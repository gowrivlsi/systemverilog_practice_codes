==> flow/design.v <==
interface dram_intf(input clk,rst);
    logic [7:0]d_in,d_out;
    logic wren,refresh;
    logic [2:0] addr;
        modport tb(input clk,rst,d_out, input addr,d_in,wren,refresh);
endinterface
interface sram_intf(input clk,rst);
    logic [7:0] d_in;
    logic [2:0] addr;
    logic [7:0] d_out;
    logic wren,rden;
    modport dut(input clk,rst,addr,d_in,wren,rden, output d_out);
    modport tb(input d_out, output clk,rst,addr,d_in,wren,rden);
endinterface
module sram_dut(
                  input clk,rst,
                  input wren,rden,
                  input [2:0] addr,
                  input [7:0] d_in,
                  output reg [7:0] d_out
                );
    reg [7:0] mem [7:0];
    always @(posedge clk or negedge rst)
        begin
            if(!rst)
                begin
                    d_out <= 8'd0;
                    for(int i = 0; i<8; i++)
                        mem[i] <= 8'd0;
                end
            else begin
                    if (wren) begin
                        mem[addr] <= d_in;
                        end
                     if (rden) begin
                        d_out <= mem[addr];
                        end
                 end
       end
endmodule
== Tool chain data of sram_dut ==
What the tools print for sram_dut, step after step.
Lines are those of the file above, counted from 1.
The mark -- stands for no value.
Design
  design top: sram_dut
  clock: clk
  cell library: sky130hd
  library corner: tt_025C_1v80

== Word-level counts ==
Source: Yosys, flattened and elaborated. Widths are those after wreduce. Registers that Yosys merges into a memory's read port (data or address) are not register bits. Print and check cells do not count. Equal cells are merged and count once.
Word-level totals
  bits in read-only memories: 0
  output and inout bits: 8
  word width x clocked read ports: 0
  input port bits: 15
  bits in latches: 0
  word-level cells: 26
  memories kept: 0
  register bits after elaboration: 72
  memory bits (writable): 0
Operators by class
  equality and inequality tests: 7
  multiply operators: 0
  reductions and logical operators: 9
  muxes and demuxes: 1
  add/subtract/negate cells: 0
  bitwise operators: 0
  shift-type cells: 0
  order comparisons: 0
  div/mod/pow operators: 0
Operators by type and width (count)
  8-bit parallel mux with 8-bit select: 1
  2-bit AND reduction: 8
  3-bit == test (second input constant): 4
  3-bit by 2-bit == test with 1-bit output (second input constant): 2
  3-bit by 1-bit == test with 1-bit output (second input constant): 1
  3-bit logical NOT: 1

== Longest topological paths ==
Longest topological path by Yosys (ltp), each cell counted once; first at word level (registers and memories cut), then after technology mapping (sequential cells cut; the memories' decode and read muxes count).
Logic depth
  word-level depth: 2
  ABC_AREA: 1
  depth in mapped cells: 10

== After synthesis ==
The flow's flattened synthesis, as Yosys stat reports it; memories are mapped. The netlist is that of the ABC_AREA named above (0 if unset); the other value can give another one.
Cell types
  sky130_fd_sc_hd__dfrtp_1: count 72, total area 1.8E+03 um2
  sky130_fd_sc_hd__nand2_1: count 129, total area 484.214 um2
  sky130_fd_sc_hd__o21ai_0: count 59, total area 295.283 um2
  sky130_fd_sc_hd__nand4_1: count 40, total area 250.24 um2
  sky130_fd_sc_hd__buf_6: count 12, total area 135.13 um2
  sky130_fd_sc_hd__nand4_4: count 4, total area 85.082 um2
  sky130_fd_sc_hd__nand3_1: count 16, total area 80.077 um2
  sky130_fd_sc_hd__nand3_4: count 4, total area 70.067 um2
  sky130_fd_sc_hd__inv_1: count 18, total area 67.565 um2
  sky130_fd_sc_hd__o21ai_1: count 13, total area 65.062 um2
  sky130_fd_sc_hd__nor2_1: count 16, total area 60.058 um2
  sky130_fd_sc_hd__buf_2: count 8, total area 40.038 um2
  sky130_fd_sc_hd__nor2_8: count 1, total area 20.019 um2
  sky130_fd_sc_hd__buf_4: count 2, total area 15.014 um2
  sky130_fd_sc_hd__buf_1: count 2, total area 7.507 um2
  sky130_fd_sc_hd__clkbuf_1: count 2, total area 7.507 um2
  sky130_fd_sc_hd__inv_4: count 1, total area 6.256 um2
  sky130_fd_sc_hd__nor2_2: count 1, total area 6.256 um2
  sky130_fd_sc_hd__inv_2: count 1, total area 3.754 um2
Mapped netlist
  mapped flip-flops: 72
  synthesis area: 3500.9 um2
  sequential area: 1801.7 um2
  standard cells after synthesis: 401

== Worst setup path after synthesis ==
Path of least setup slack by OpenSTA after synthesis, without wires, with an ideal clock, recovery checks aside; 20% of the period is set as input and as output delay. Where synthesis merged equal registers, the netlist keeps one of their names.
Timing after synthesis
  kind: input to register
  start: input addr[2]
  end: register d_out[2]
  delay of the path: 0.969 ns
  clock period: 1.65 ns
  required time: 1.534 ns
  path buffers: 3
  time at the first pin: 0.330 ns
  path slack: 0.350 ns
  arrival: 1.183 ns
  driving pins on the path: 10
  period reached after synthesis: 1.3 ns
"delay of the path" = arrival - input delay + setup time.
"driving pins on the path": output pins that drive a net of the path, with the launching flip-flop's if there is one; two outputs of one cell count as two.
"period reached after synthesis" = period - worst setup slack (recovery checks aside). The figure is calculated, with input and output delays left at 20% of the set period.
The rows between start and end are the longest chain of elaborated cells between them; the timing report does not say that the signal goes this way. Where chains are equally long, one stands for them.
A line is the first line of the expression or statement that the cell stems from. Yosys adds cells for indexed reads and writes and turns some case tables into memories.
Between the ends, after synthesis
  path through: sky130_fd_sc_hd__buf_4 sky130_fd_sc_hd__inv_1 sky130_fd_sc_hd__buf_6 sky130_fd_sc_hd__buf_6 sky130_fd_sc_hd__nand4_1 sky130_fd_sc_hd__nand2_1 sky130_fd_sc_hd__nor2_1 sky130_fd_sc_hd__nand2_1 sky130_fd_sc_hd__nand2_1 sky130_fd_sc_hd__nand2_1
  length of the longest elaborated chain: 2
  elaborated cells on any way between the ends: 9
  classes of those cells: eq/ne (7); mux (1); reduce/logical (1)
Ends and longest elaborated chain, after synthesis
  from (decl): line 18  | input [2:0] addr,
  3-bit == test: line 36  | d_out <= mem[addr];
  8-bit parallel mux with 8-bit select: line 36
  to (assign): line 27  | d_out <= 8'd0;
  to (assign): line 36
  to (decl): line 20  | output reg [7:0] d_out

== Worst path after layout ==
From the final timing report of run 1: the path of least setup slack in the routed layout; clock arrival at registers is part of the times.
Timing post-layout
  kind: input to register
  start: input addr[2]
  end: register mem[3][2]
  required time: 1.71 ns
  arrival: 1.58 ns
  driving pins on the path: 7
  clock period: 1.49 ns
  path slack: 0.13 ns
  path buffers: 3
  time at the first pin: 0.30 ns
The rows between start and end are the longest chain of elaborated cells between them; the timing report does not say that the signal goes this way. Where chains are equally long, one stands for them.
Between the ends, post-layout
  path through: sky130_fd_sc_hd__clkdlybuf4s50_1 sky130_fd_sc_hd__inv_1 sky130_fd_sc_hd__buf_12 sky130_fd_sc_hd__buf_4 sky130_fd_sc_hd__nand4_4 sky130_fd_sc_hd__nand2_1 sky130_fd_sc_hd__o21ai_0
  length of the longest elaborated chain: 2
  elaborated cells on any way between the ends: 2
  classes of those cells: eq/ne (1); reduce/logical (1)
Ends and longest elaborated chain, post-layout
  from (decl): line 18  | input [2:0] addr,
  3-bit by 2-bit == test with 1-bit output: line 33  | mem[addr] <= d_in;
  2-bit AND reduction
  to (assign): line 29  | mem[i] <= 8'd0;
  to (assign): line 33
  to (decl): line 22  | reg [7:0] mem [7:0];

Design sram_dut on sky130hd. What follows are 2 stored runs of the flow, each under its own settings; their order means nothing. The constraints put input and output delay at 20% of the set period each and load the outputs with 0.01 pF.
"achieved clock period (ns)": clock period set for the run, less the worst setup slack. It is reckoned from that one timing run; input and output delays stay at 20% of the period that was set.
"worst setup path time (ns)" is the time allowed to the run's worst setup path (the clock period less input and output delay, where it has them) less its slack. Clock arrival times count: a late capture clock shortens it, a late launch clock lengthens it.
"finish__power__total" rests on the timing tool's default activity at the inputs, not on a simulated workload.

Flow files of run 1
==> flow/run.sh <==
#!/bin/bash
# the make line also repeats the synthesis and layout settings of config.mk as NAME=value (left out here)
make -C /OpenROAD-flow-scripts/flow DESIGN_CONFIG=/design/flow/config.mk WORK_HOME=/design/flow/orfs CLKGATE_MAP_FILE= finish
==> flow/config.mk <==
export PLATFORM = sky130hd
export DESIGN_NAME = sram_dut
export DESIGN_NICKNAME = sram_dut
export VERILOG_FILES = /design/flow/design.v
export SDC_FILE = /design/flow/constraint.sdc
export NUM_CORES = 4
export LEC_CHECK = 0
export ABC_AREA = 1
export CAP_MARGIN = 20
export CORE_MARGIN = 9
export CORE_UTILIZATION = 69
export MIN_ROUTING_LAYER = met1
export SLEW_MARGIN = 20
==> flow/constraint.sdc <==
create_clock -name core_clock -period 1.49 [get_ports {clk}]
set_input_delay 0.2980 -clock core_clock [delete_from_list [all_inputs] [get_ports {clk}]]
set_output_delay 0.2980 -clock core_clock [all_outputs]
set_load 0.01 [all_outputs]

report of run 1
yosys chip area after synthesis (um^2): 3500.9
finish__design__die__area: 7962.0
finish__design__instance__area__stdcell: 3997.6
finish__design__instance__utilization: 0.8299
finish__timing__setup__ws: 0.132
finish__timing__setup__tns: 0.000
finish__timing__hold__ws: 0.474
finish__power__total: 4.681e-03
achieved clock period (ns): 1.358
worst setup path time (ns): 1.06
worst setup path kind: input to register

Flow files of run 2
==> flow/run.sh <==
#!/bin/bash
# the make line also repeats the synthesis and layout settings of config.mk as NAME=value (left out here)
make -C /OpenROAD-flow-scripts/flow DESIGN_CONFIG=/design/flow/config.mk WORK_HOME=/design/flow/orfs CLKGATE_MAP_FILE= finish
==> flow/config.mk <==
export PLATFORM = sky130hd
export DESIGN_NAME = sram_dut
export DESIGN_NICKNAME = sram_dut
export VERILOG_FILES = /design/flow/design.v
export SDC_FILE = /design/flow/constraint.sdc
export NUM_CORES = 4
export LEC_CHECK = 0
export CAP_MARGIN = 20
export CELL_PAD_IN_SITES_DETAIL_PLACEMENT = 0
export CORE_ASPECT_RATIO = 0.68
export CORE_MARGIN = 6
export CORE_UTILIZATION = 30
export CTS_CLUSTER_SIZE = 57
export GPL_TIMING_DRIVEN = 0
export MIN_ROUTING_LAYER = met1
export PLACE_DENSITY = 0.38
export SETUP_SLACK_MARGIN = -0.1
export SLEW_MARGIN = 10
export TNS_END_PERCENT = 100
==> flow/constraint.sdc <==
create_clock -name core_clock -period 1.0 [get_ports {clk}]
set_input_delay 0.2000 -clock core_clock [delete_from_list [all_inputs] [get_ports {clk}]]
set_output_delay 0.2000 -clock core_clock [all_outputs]
set_load 0.01 [all_outputs]

report of run 2
yosys chip area after synthesis (um^2): 3400.8
finish__design__die__area: 14082.6
finish__design__instance__area__stdcell: 4371.7
finish__design__instance__utilization: 0.4040
finish__timing__setup__ws: -0.177
finish__timing__setup__tns: -2.819
finish__timing__hold__ws: 0.308
finish__power__total: 8.962e-03
achieved clock period (ns): 1.177
worst setup path time (ns): 0.98
worst setup path kind: register to output
